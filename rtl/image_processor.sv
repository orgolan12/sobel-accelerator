==> flow/design.v <==
module gray_converter(
    input [23:0] rgb_in,
    output [7:0] rgb_out 
);
assign rgb_out = (rgb_in[7:0] >> 4) + (rgb_in[15:8] >> 1) + (rgb_in[23:16] >> 2);
endmodule
module image_processor #(parameter WIDTH = 100, parameter DATA_WIDTH = 8) (
    input clk,
    input rst_n,
    input shift_en,
    input [3*DATA_WIDTH-1:0] data_in,
    output logic [3*DATA_WIDTH-1:0] out_pixel
);
logic [DATA_WIDTH-1:0] row_sync0;
logic [DATA_WIDTH-1:0] row_sync1;
logic [DATA_WIDTH-1:0] row_sync2;
logic [DATA_WIDTH-1:0] gray_px;
logic [DATA_WIDTH-1:0] sobel_result;
logic [DATA_WIDTH-1:0] p11, p12, p13, p21, p22, p23, p31, p32, p33;
gray_converter gc(.rgb_in(data_in), .rgb_out(gray_px));
row_fifo_manager #(.WIDTH(100), .DATA_WIDTH(8)) rfm (.clk(clk), .rst_n(rst_n), .shift_en(shift_en),
                      .data_in(gray_px), .row0(row_sync0), .row1(row_sync1), .row2(row_sync2));
pixel_matrix_3x3 #(.WIDTH(100), .DATA_WIDTH(8)) pm3x3 (.clk(clk), .rst_n(rst_n), .shift_en(shift_en), 
                        .row0(row_sync0), .row1(row_sync1), .row2(row_sync2),
                        .p11(p11), .p12(p12), .p13(p13),
                        .p21(p21), .p22(p22), .p23(p23),
                        .p31(p31), .p32(p32), .p33(p33));
sobel_kernel #(.THRESHOLD(350)) kernel (
        .clk, .rst_n,
        .p11, .p12, .p13, .p21, .p22, .p23, .p31, .p32, .p33,
        .out_pixel(sobel_result)
    );
assign out_pixel = {sobel_result, sobel_result, sobel_result};
endmodule
module line_buffer #(parameter WIDTH = 100, parameter DATA_WIDTH = 24) (
    input clk,
    input rst_n,
    input shift_en,
    input [DATA_WIDTH-1:0] data_in,
    output [DATA_WIDTH-1:0] data_out
);
logic [DATA_WIDTH-1:0] arr [WIDTH-1:0];
always_ff @(posedge clk or negedge rst_n) begin
    if(!rst_n) begin
        for(int i = 0; i < WIDTH; i = i+1) begin
            arr[i] <= {DATA_WIDTH{1'b0}};
        end
    end
    else if (shift_en) begin
        arr[0] <= data_in;
        for(int i = 1; i < WIDTH; i = i+1) begin
            arr[i] <= arr[i-1];
        end 
    end
end
assign data_out = arr[WIDTH-1];
endmodule
module pixel_matrix_3x3 #(parameter WIDTH = 100, parameter DATA_WIDTH = 24) (
    input clk,
    input rst_n,
    input shift_en,
    input [DATA_WIDTH-1:0] row0,
    input [DATA_WIDTH-1:0] row1, 
    input [DATA_WIDTH-1:0] row2,
    output logic [DATA_WIDTH-1:0] p11,
    output logic [DATA_WIDTH-1:0] p12,
    output logic [DATA_WIDTH-1:0] p13,
    output logic [DATA_WIDTH-1:0] p21,
    output logic [DATA_WIDTH-1:0] p22,
    output logic [DATA_WIDTH-1:0] p23,
    output logic [DATA_WIDTH-1:0] p31,
    output logic [DATA_WIDTH-1:0] p32,
    output logic [DATA_WIDTH-1:0] p33
);
always_ff @(posedge clk or negedge rst_n) begin
    if(!rst_n) begin
        p11 <= '0;
        p12 <= '0;
        p13 <= '0;
    end
    else if(shift_en) begin
        p11 <= row0;
        p12 <= p11;
        p13 <= p12;
    end
end
always_ff @(posedge clk or negedge rst_n) begin
    if(!rst_n) begin
        p21 <= '0;
        p22 <= '0;
        p23 <= '0;
    end
    else if(shift_en) begin
        p21 <= row1;
        p22 <= p21;
        p23 <= p22;
    end
end
always_ff @(posedge clk or negedge rst_n) begin
    if(!rst_n) begin
        p31 <= '0;
        p32 <= '0;
        p33 <= '0;
    end
    else if(shift_en) begin
        p31 <= row2;
        p32 <= p31;
        p33 <= p32;
    end
end
endmodule
module row_fifo_manager #(parameter WIDTH = 100, parameter DATA_WIDTH = 8) (
    input clk,
    input rst_n,
    input shift_en,
    input [DATA_WIDTH-1:0] data_in,
    output [DATA_WIDTH-1:0] row0,
    output [DATA_WIDTH-1:0] row1,
    output [DATA_WIDTH-1:0] row2
);
logic [DATA_WIDTH-1:0] lb1_out;
logic [DATA_WIDTH-1:0] lb2_out;
line_buffer #(.WIDTH(WIDTH+1), .DATA_WIDTH(DATA_WIDTH))lb1 (.clk(clk), .rst_n(rst_n), .shift_en(shift_en),
                .data_in(data_in), .data_out(lb1_out));
line_buffer #(.WIDTH(WIDTH), .DATA_WIDTH(DATA_WIDTH)) lb2 (.clk(clk), .rst_n(rst_n), .shift_en(shift_en),
                .data_in(lb1_out), .data_out(lb2_out));
assign row2 = data_in;
assign row1 = lb1_out;
assign row0 = lb2_out;
endmodule
module sobel_kernel #(
    parameter THRESHOLD = 350   
)(
    input  logic clk,
    input  logic rst_n,
    input  logic [7:0] p11, p12, p13,
    input  logic [7:0] p21, p22, p23,
    input  logic [7:0] p31, p32, p33,
    output logic [7:0] out_pixel  
);
    logic signed [10:0] Gx, Gy;
    logic [10:0] abs_gx, abs_gy, sum_final;
    always_ff @(posedge clk or negedge rst_n) begin
        if(!rst_n) begin
            out_pixel <= 8'h0;
            Gx <= '0; Gy <= '0;
            abs_gx <= '0; abs_gy <= '0;
            sum_final <= '0;
        end else begin
            Gx <= (p13 + (p23 << 1) + p33) - (p11 + (p21 << 1) + p31);
            Gy <= (p11 + (p12 << 1) + p13) - (p31 + (p32 << 1) + p33);
            abs_gx <= (Gx < 0) ? -Gx : Gx;
            abs_gy <= (Gy < 0) ? -Gy : Gy;
            sum_final <= abs_gx + abs_gy;
            if (sum_final > THRESHOLD)
                out_pixel <= 8'hFF; 
            else
                out_pixel <= 8'h00; 
        end
    end
endmodule
== From RTL to reports: image_processor ==
Tool output for the design above, in the order of the flow.
Line numbers count from 1 in the design file above.
A cell with n/a has no value.
Design
  top module: image_processor
  clock input: clk
  library: sky130hd
  timing corner: tt_025C_1v80

== Word level ==
Yosys after proc, flatten, opt, wreduce and memory -nomap, before mapping. Enables and synchronous resets that opt folds into registers are not counted as muxes. Print and check cells are not counted. Equal cells are merged and count once.
Operators by class
  add/subtract/negate cells: 15
  order comparisons: 3
  mux-type cells: 3
Operators by type and width (number)
  adder 11 x 8 -> 11 bit: 4
  adder 8 x 9 -> 10 bit: 4
  < comparator 11 x 1 -> 1 bit (second input constant): 2
  subtractor 11 bit: 2
  negation 11 bit: 2
  2-to-1 mux 11 bit: 2
  adder 11 bit: 1
  > comparator 11 x 9 -> 1 bit (second input constant): 1
  adder 4 x 7 -> 8 bit: 1
  adder 8 x 6 -> 8 bit: 1
  2-to-1 mux 8 bit: 1
Storage and ports
  bits in registers: 1695
  input bits: 27
  output and inout port bits: 24
  word-level cells: 231

== Depth ==
Longest topological path by Yosys (ltp), each cell counted once; first at word level (registers and memories cut), then after technology mapping (sequential cells cut; the memories' decode and read muxes count).
Depth
  word-level depth: 3
  ABC_AREA: 0
  gate-level depth with buffers: 17

== Synthesis result ==
Yosys stat after the flow's synthesis: flattened, memories mapped to cells. It holds for the ABC_AREA given above (unset counts as 0); a run with the other value may have another netlist.
Synthesis totals
  cells in the netlist: 4056
  synthesis area: 65768.1 µm²
  flip-flops: 1688
  buffers: 208
Cell types
  sky130_fd_sc_hd__dfrtp_1: number 1688, area in all 4.22E+04 µm²
  sky130_fd_sc_hd__mux2_2: number 1612, area in all 1.82E+04 µm²
  sky130_fd_sc_hd__ha_1: number 76, area in all 950.912 µm²
  sky130_fd_sc_hd__buf_2: number 173, area in all 865.83 µm²
  sky130_fd_sc_hd__fa_1: number 42, area in all 840.806 µm²
  sky130_fd_sc_hd__xnor2_1: number 51, area in all 446.678 µm²
  sky130_fd_sc_hd__inv_1: number 96, area in all 360.346 µm²
  sky130_fd_sc_hd__xor2_1: number 22, area in all 192.685 µm²
  sky130_fd_sc_hd__buf_4: number 23, area in all 172.666 µm²
  sky130_fd_sc_hd__o21ai_0: number 32, area in all 160.154 µm²
  sky130_fd_sc_hd__a21oi_1: number 30, area in all 150.144 µm²
  sky130_fd_sc_hd__nand2_1: number 38, area in all 142.637 µm²
  sky130_fd_sc_hd__nor2_1: number 30, area in all 112.608 µm²
  sky130_fd_sc_hd__a21o_1: number 13, area in all 97.594 µm²
  sky130_fd_sc_hd__o21ai_1: number 16, area in all 80.077 µm²
  sky130_fd_sc_hd__a211oi_1: number 10, area in all 75.072 µm²
  sky130_fd_sc_hd__o21bai_1: number 8, area in all 60.058 µm²
  sky130_fd_sc_hd__o21a_1: number 7, area in all 52.55 µm²
Other cell types: 31; their cells: 89.
The figures by module come from a second, unflattened synthesis with its own total; it is not the netlist above.
Second synthesis, totals
  cell total of the unflattened synthesis: 4072
  area (unflattened synthesis): 69340.3 µm²
Each row is one instance without its submodules.
Modules
  line_buffer: instances 1, cells 1706, area 30793.3 µm²
  line_buffer: instances 1, cells 1689, area 30230.2 µm²
  sobel_kernel #(THRESHOLD=350): instances 1, cells 462, area 4749.6 µm²
  pixel_matrix_3x3: instances 1, cells 152, area 3026.7 µm²
  gray_converter: instances 1, cells 39, area 360.3 µm²
  image_processor: instances 1, cells 16, area 120.1 µm²
  row_fifo_manager: instances 1, cells 8, area 60.1 µm²

== Path before layout ==
Source: OpenSTA report_checks on the synthesized netlist (no wires, ideal clock, input and output delay 20% of the period each), path of least setup slack; recovery checks are left aside. Register names are those of the netlist, which keeps one name where synthesis merged equal registers.
Timing path after synthesis
  path type: register to register
  from: register pm3x3.p11[1]
  to: register kernel.Gy[10]
  period: 6.16 ns
  setup time: 0.080 ns
  data arrival time: 4.153 ns
  data required time: 6.080 ns
  setup slack: 1.927 ns
  delay of the path: 4.233 ns
  driving pins on the path: 18
  synthesis period reached: 4.233 ns
"delay of the path" = arrival - input delay + setup time.
"driving pins on the path" counts driving pins, that of a launching flip-flop among them; a cell with two outputs on the path counts twice.
"synthesis period reached" is the clock period less the worst setup slack; recovery checks do not enter. This is arithmetic on one report: input and output delays are still those of the set period (20% each).
The rows between start and end are the longest chain of elaborated cells between them; the timing report does not say that the signal goes this way. Where chains are equally long, one stands for them.
A line is the first line of the expression or statement that the cell stems from. Yosys adds cells for indexed reads and writes and turns some case tables into memories.
On the way, after synthesis
  path through: sky130_fd_sc_hd__dfrtp_1 > sky130_fd_sc_hd__ha_1 > sky130_fd_sc_hd__fa_1 > sky130_fd_sc_hd__a21o_1 > sky130_fd_sc_hd__a21oi_1 > sky130_fd_sc_hd__o21bai_1 > sky130_fd_sc_hd__a211oi_1 > sky130_fd_sc_hd__nor2_1 > sky130_fd_sc_hd__fa_1 > sky130_fd_sc_hd__inv_1 > sky130_fd_sc_hd__fa_1 > sky130_fd_sc_hd__inv_1 > sky130_fd_sc_hd__ha_1 > sky130_fd_sc_hd__and4_1 > sky130_fd_sc_hd__a2bb2o_1 > sky130_fd_sc_hd__a211oi_1 > sky130_fd_sc_hd__o21ba_1 > sky130_fd_sc_hd__xnor2_1
  length of the longest elaborated chain: 3
  elaborated cells between the ends (all ways): 3
  classes of those cells: add/sub (3)
RTL lines, path after synthesis
  from (decl): line 65  | output logic [DATA_WIDTH-1:0] p11,
  from (assign): line 77  | p11 <= '0;
  from (assign): line 82  | p11 <= row0;
  adder 8 x 9 -> 10 bit: line 151  | Gy <= (p11 + (p12 << 1) + p13) - (p31 + (p32 << 1) + p33);
  adder 11 x 8 -> 11 bit: line 151
  subtractor 11 bit: line 151
  to (assign): line 146  | Gx <= '0; Gy <= '0;
  to (assign): line 151
  to (decl): line 141  | logic signed [10:0] Gx, Gy;

== Worst path after layout ==
Path of least setup slack in the final report of stored run 1 (OpenROAD, finished layout, wires in). Where an end is a register, its clock arrival counts in the times.
Timing path post-layout
  path type: register to register
  from: register pm3x3.p11[1]
  to: register kernel.Gx[10]
  period: 4.17 ns
  setup time: 0.12 ns
  data arrival time: 4.67 ns
  data required time: 4.79 ns
  setup slack: 0.12 ns
  driving pins on the path: 17
The rows between start and end are the longest chain of elaborated cells between them; the timing report does not say that the signal goes this way. Where chains are equally long, one stands for them.
On the way, post-layout
  path through: sky130_fd_sc_hd__dfrtp_2 > sky130_fd_sc_hd__ha_4 > sky130_fd_sc_hd__fa_2 > sky130_fd_sc_hd__a21o_1 > sky130_fd_sc_hd__a21oi_2 > sky130_fd_sc_hd__o21bai_1 > sky130_fd_sc_hd__a21oi_1 > sky130_fd_sc_hd__xnor2_1 > sky130_fd_sc_hd__fa_1 > sky130_fd_sc_hd__inv_1 > sky130_fd_sc_hd__fa_1 > sky130_fd_sc_hd__ha_4 > sky130_fd_sc_hd__nand4_1 > sky130_fd_sc_hd__a211oi_2 > sky130_fd_sc_hd__o31a_1 > sky130_fd_sc_hd__nor2_1 > sky130_fd_sc_hd__xnor2_1
  length of the longest elaborated chain: 3
  elaborated cells between the ends (all ways): 3
  classes of those cells: add/sub (3)
RTL lines, path post-layout
  from (decl): line 65  | output logic [DATA_WIDTH-1:0] p11,
  from (assign): line 77  | p11 <= '0;
  from (assign): line 82  | p11 <= row0;
  adder 8 x 9 -> 10 bit: line 150  | Gx <= (p13 + (p23 << 1) + p33) - (p11 + (p21 << 1) + p31);
  adder 11 x 8 -> 11 bit: line 150
  subtractor 11 bit: line 150
  to (assign): line 146  | Gx <= '0; Gy <= '0;
  to (assign): line 150
  to (decl): line 141  | logic signed [10:0] Gx, Gy;

==> results <==
Below are 2 stored runs of the flow (Yosys, OpenROAD; platform sky130hd) on image_processor, each with its settings and what was measured, unordered. Constraints: input delay and output delay 20% of the set period each, output load 0.01 pF.
"time of the worst setup path" means the part of the period allowed to the worst setup path (the constraints hold back 20% at inputs and 20% at outputs) less its slack; where the path has registers, the arrival times of their clocks count too.
"total design power" is the tool's figure for a default switching activity; nothing was simulated.

==> stored run 1: settings <==
{ "period_ns": 4.17, "CORE_UTILIZATION": 57, "SETUP_SLACK_MARGIN": 0.75, "PLACE_DENSITY_LB_ADDON": 0.15, "HOLD_SLACK_MARGIN": 0.12, "CORE_MARGIN": 10, "CELL_PAD_IN_SITES_GLOBAL_PLACEMENT": 1, "TNS_END_PERCENT": 5, "CTS_CLUSTER_DIAMETER": 286, "CAP_MARGIN": 5, "SLEW_MARGIN": 20 }
==> stored run 1: results <==
total die area: 129370.0 µm²
total design power: 40372 uW
chip area in the Yosys report: 65768.1 µm²
lowest hold slack: 0.418 ns
total negative slack: 0.000 ns
worst setup slack after layout: 0.120 ns
post-layout utilization: 64.5%
standard-cell area of the final layout: 73833.3 µm²
time of the worst setup path: 4.05 ns
kind of the worst setup path: register to register

==> stored run 2: settings <==
{ "period_ns": 9.04, "CORE_UTILIZATION": 56, "SETUP_SLACK_MARGIN": -0.07, "PLACE_DENSITY": 0.94, "ABC_AREA": 0, "GPL_TIMING_DRIVEN": 1, "CTS_CLUSTER_SIZE": 48, "SLEW_MARGIN": 25, "MIN_ROUTING_LAYER": "met1", "CAP_MARGIN": 20, "CORE_MARGIN": 2 }
==> stored run 2: results <==
total die area: 120201.0 µm²
total design power: 18477 uW
chip area in the Yosys report: 65768.1 µm²
lowest hold slack: 0.426 ns
total negative slack: 0.000 ns
worst setup slack after layout: 4.352 ns
post-layout utilization: 62.6%
standard-cell area of the final layout: 72827.3 µm²
time of the worst setup path: 4.69 ns
kind of the worst setup path: register to register
